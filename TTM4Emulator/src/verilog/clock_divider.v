==> flow/design.v <==
module clock_divider(
  input  wire        rst,
  input  wire        clk,
  input  wire [31:0] divide,
  output wire        clock_out
  );
  reg  [15:0] cnt;
  wire [31:0] divide_half;
  reg         clk_tmp;
  assign divide_half = divide / 2 - 1;
  always @(posedge clk or posedge rst) begin
    if (rst == 1'b1) begin
      cnt <= 16'h0000;
    end
    else begin
      if (cnt == divide_half) begin
        cnt <= 16'h0000;
      end
      else begin
        cnt <= cnt + 1'b1;
      end
    end
  end
  always @(posedge clk or posedge rst) begin
    if (rst == 1'b1) begin
      clk_tmp <= 1'b0;
    end
    else begin
      if (cnt == divide_half) begin
        clk_tmp <= ~clk_tmp;
      end
      else begin
        clk_tmp <= clk_tmp;
      end
    end
  end
  assign clock_out = clk_tmp;
endmodule  
### From RTL to reports: clock_divider

The steps from the RTL of clock_divider to its reports follow in flow order.
Line numbers count from 1 in the design file above.
Not given: n/a

* top module: clock_divider
* clock: clk
* standard-cell library: sky130hd
* timing corner: tt_025C_1v80

### Word level

Counts by Yosys on the flattened word-level netlist (proc, flatten, opt, wreduce; memories kept). Register bits leave out memories and registers merged into their read ports (data or address); mux counts leave out enables and synchronous resets folded into registers. Print and check cells are left out. Cells with the same type and inputs are merged into one.

* cells after elaboration: 7
* output and inout bits: 1
* bits in registers: 17
* bits of input ports: 34

* muxes and demuxes: 1
* eq/ne operators: 1
* $add $sub $neg: 2
* bitwise operators: 1

Operators by type and width (number)
* equality test 16 x 32 -> 1 bit: 1
* subtractor 31 x 1 -> 32 bit with constant B: 1
* adder 16 x 1 -> 16 bit with constant B: 1
* 2-to-1 mux 16 bit: 1
* inverter 1 bit: 1

### Logic depth

Longest topological path by Yosys (ltp), each cell counted once; first at word level (registers and memories cut), then after technology mapping (sequential cells cut; the memories' decode and read muxes count).

* depth after elaboration: 3
* ABC_AREA: 0
* gate-level depth with buffers: 10

### Mapped cells and area

The flow's flattened synthesis, as Yosys stat reports it; memories are mapped. The netlist is that of the ABC_AREA named above (0 if unset); the other value can give another one.

Cell types
* sky130_fd_sc_hd__dfrtp_1: number 17, area in all 425.408 µm²
* sky130_fd_sc_hd__xor2_1: number 24, area in all 210.202 µm²
* sky130_fd_sc_hd__xnor2_1: number 18, area in all 157.651 µm²
* sky130_fd_sc_hd__nor2_1: number 29, area in all 108.854 µm²
* sky130_fd_sc_hd__nand4_1: number 10, area in all 62.56 µm²
* sky130_fd_sc_hd__nand3_1: number 10, area in all 50.048 µm²
* sky130_fd_sc_hd__nor4_1: number 8, area in all 50.048 µm²
* sky130_fd_sc_hd__nand2_1: number 7, area in all 26.275 µm²
* sky130_fd_sc_hd__ha_1: number 2, area in all 25.024 µm²
* sky130_fd_sc_hd__nor3_1: number 5, area in all 25.024 µm²
* sky130_fd_sc_hd__or4_1: number 3, area in all 22.522 µm²
* sky130_fd_sc_hd__nor4_4: number 1, area in all 21.27 µm²
* sky130_fd_sc_hd__nor3_2: number 2, area in all 20.019 µm²
* sky130_fd_sc_hd__nor3b_4: number 1, area in all 18.768 µm²
* sky130_fd_sc_hd__o2111ai_1: number 2, area in all 17.517 µm²
* sky130_fd_sc_hd__inv_1: number 4, area in all 15.014 µm²
* sky130_fd_sc_hd__nor3b_1: number 2, area in all 15.014 µm²
* sky130_fd_sc_hd__and2_1: number 2, area in all 12.512 µm²

Other cell types: 18; their cells: 21.

* sequential area: 425.4 µm²
* mapped flip-flops: 17
* cell area after synthesis: 1441.4 µm²
* mapped cells: 168

### Path before layout

Source: OpenSTA report_checks on the synthesized netlist (no wires, ideal clock, input and output delay 20% of the period each), path of least setup slack; recovery checks are left aside. Register names are those of the netlist, which keeps one name where synthesis merged equal registers.

* path kind: input -> register
* from: input divide[1]
* to: register cnt[11]
* delay of the path: 2353 ps
* buffers on the path: 1
* data arrival time: 2940 ps
* input delay: 706 ps
* driving pins on the path: 9
* library setup time: 119 ps
* slack: 471 ps
* clock period: 3530 ps
* period reached after synthesis: 3059 ps

"delay of the path" is the arrival time less input delay plus setup time.
"driving pins on the path": output pins that drive a net of the path, with the launching flip-flop's if there is one; two outputs of one cell count as two.
"period reached after synthesis" = period - worst setup slack (recovery checks aside). The figure is calculated, with input and output delays left at 20% of the set period.
The rows between start and end are the longest chain of elaborated cells between them; the timing report does not say that the signal goes this way. Where chains are equally long, one stands for them.
Each line given opens the expression or statement behind the cell; cells for indexed reads and writes are added by Yosys, which also makes memories of some case tables.
A register here has more assigning lines than the two given.

* cell sequence: sky130_fd_sc_hd__inv_1 sky130_fd_sc_hd__ha_1 sky130_fd_sc_hd__nor3b_4 sky130_fd_sc_hd__nand3_1 sky130_fd_sc_hd__or4_1 sky130_fd_sc_hd__a2111o_1 sky130_fd_sc_hd__nor4_4 sky130_fd_sc_hd__buf_4 sky130_fd_sc_hd__nor2_1
* length of the longest elaborated chain: 3

Ends and longest elaborated chain, after synthesis
* start: declaration: line 4 `input  wire [31:0] divide,`
* subtractor 31 x 1 -> 32 bit: line 10 `assign divide_half = divide / 2 - 1;`
* equality test 16 x 32 -> 1 bit: line 16 `if (cnt == divide_half) begin`
* 2-to-1 mux 16 bit: line 16
* end: assignment: line 17 `cnt <= 16'h0000;`
* end: assignment: line 20 `cnt <= cnt + 1'b1;`
* end: declaration: line 7 `reg  [15:0] cnt;`

### Timing after layout

From the final timing report of job 1: the path of least setup slack in the routed layout; clock arrival at registers is part of the times.
The path's times are printed in steps of 10 ps; the period is the one set.

* path kind: input -> register
* from: input divide[19]
* to: register clk_tmp
* buffers on the path: 3
* input delay: 730 ps
* data arrival time: 2910 ps
* driving pins on the path: 10
* slack: 970 ps
* clock period: 3640 ps
* library setup time: 70 ps

The rows between start and end are the longest chain of elaborated cells between them; the timing report does not say that the signal goes this way. Where chains are equally long, one stands for them.
A register here has more assigning lines than the two given.

* cell sequence: sky130_fd_sc_hd__buf_8 sky130_fd_sc_hd__or4_4 sky130_fd_sc_hd__nor3_4 sky130_fd_sc_hd__o2111ai_2 sky130_fd_sc_hd__nor4_2 sky130_fd_sc_hd__o2111ai_2 sky130_fd_sc_hd__nor4_4 sky130_fd_sc_hd__buf_4 sky130_fd_sc_hd__buf_12 sky130_fd_sc_hd__xor2_1
* length of the longest elaborated chain: 2

Ends and longest elaborated chain, post-layout
* start: declaration: line 4 `input  wire [31:0] divide,`
* subtractor 31 x 1 -> 32 bit: line 10 `assign divide_half = divide / 2 - 1;`
* equality test 16 x 32 -> 1 bit: line 29 `if (cnt == divide_half) begin`
* end: assignment: line 30 `clk_tmp <= ~clk_tmp;`
* end: assignment: line 33 `clk_tmp <= clk_tmp;`
* end: declaration: line 9 `reg         clk_tmp;`

Subject: clock_divider on sky130hd, stored results

Hello all,

Measured data: module clock_divider, platform sky130hd, 2 stored runs of the flow under differing settings, order arbitrary. Input and output delays are each 20% of the period that was set; the output load is 0.01 pF.
By "reached clock period" is meant the clock period of the run minus its worst setup slack. This is arithmetic on one report: input and output delays are still those of the set period (20% each).
"allowed time less slack (worst setup path)": the worst setup path's part of the clock period (all of it between registers, 20% less for each end at a port) less its slack. A launch clock that arrives late makes it longer, a capture clock that arrives late makes it shorter.
By "power" is meant OpenSTA's value without simulated activity: inputs other than the clock are taken to toggle once in ten clock periods, and the tool carries that through the logic.
"allowed time less slack (worst setup path)" is given in steps of 10 ps.

### Job 1

==> flow/run.sh <==
#!/bin/bash
# the make line also repeats the synthesis and layout settings of config.mk as NAME=value (left out here)
make -C /OpenROAD-flow-scripts/flow DESIGN_CONFIG=/design/flow/config.mk WORK_HOME=/design/flow/orfs CLKGATE_MAP_FILE= finish
==> flow/config.mk <==
export PLATFORM = sky130hd
export DESIGN_NAME = clock_divider
export DESIGN_NICKNAME = clock_divider
export VERILOG_FILES = /design/flow/design.v
export SDC_FILE = /design/flow/constraint.sdc
export NUM_CORES = 4
export LEC_CHECK = 0
export CAP_MARGIN = 20
export CORE_MARGIN = 2
export CORE_UTILIZATION = 40
export SETUP_SLACK_MARGIN = 1.07
export SLEW_MARGIN = 20
==> flow/constraint.sdc <==
create_clock -name core_clock -period 3.64 [get_ports {clk}]
set_input_delay 0.7280 -clock core_clock [delete_from_list [all_inputs] [get_ports {clk}]]
set_output_delay 0.7280 -clock core_clock [all_outputs]
set_load 0.01 [all_outputs]

Results of job 1:
- Post-synthesis cell area: 1441.4 µm²
- Total die area: 4099.8 µm²
- Standard-cell area after layout: 2295.9 µm²
- Post-layout utilization: 67.7 %
- Worst slack on setup checks: 968 ps
- Final setup TNS: 0 ps
- Smallest hold slack: 466 ps
- Power: 395.9 uW
- Reached clock period: 2672 ps
- Allowed time less slack (worst setup path): 1940 ps
- Class of the worst setup path: input -> register

### Job 2

==> flow/run.sh <==
#!/bin/bash
# the make line also repeats the synthesis and layout settings of config.mk as NAME=value (left out here)
make -C /OpenROAD-flow-scripts/flow DESIGN_CONFIG=/design/flow/config.mk WORK_HOME=/design/flow/orfs CLKGATE_MAP_FILE= finish
==> flow/config.mk <==
export PLATFORM = sky130hd
export DESIGN_NAME = clock_divider
export DESIGN_NICKNAME = clock_divider
export VERILOG_FILES = /design/flow/design.v
export SDC_FILE = /design/flow/constraint.sdc
export NUM_CORES = 4
export LEC_CHECK = 0
export CAP_MARGIN = 20
export CORE_MARGIN = 2
export CORE_UTILIZATION = 38
export CTS_CLUSTER_SIZE = 79
export GPL_TIMING_DRIVEN = 1
export MIN_ROUTING_LAYER = met2
export PLACE_DENSITY_LB_ADDON = 0.21
export SETUP_SLACK_MARGIN = 0.35
export SLEW_MARGIN = 10
==> flow/constraint.sdc <==
create_clock -name core_clock -period 4.17 [get_ports {clk}]
set_input_delay 0.8340 -clock core_clock [delete_from_list [all_inputs] [get_ports {clk}]]
set_output_delay 0.8340 -clock core_clock [all_outputs]
set_load 0.01 [all_outputs]

Results of job 2:
- Post-synthesis cell area: 1441.4 µm²
- Total die area: 4302.1 µm²
- Standard-cell area after layout: 1878.0 µm²
- Post-layout utilization: 51.3 %
- Worst slack on setup checks: 537 ps
- Final setup TNS: 0 ps
- Smallest hold slack: 479 ps
- Power: 366.4 uW
- Reached clock period: 3633 ps
- Allowed time less slack (worst setup path): 2800 ps
- Class of the worst setup path: input -> register

Thanks
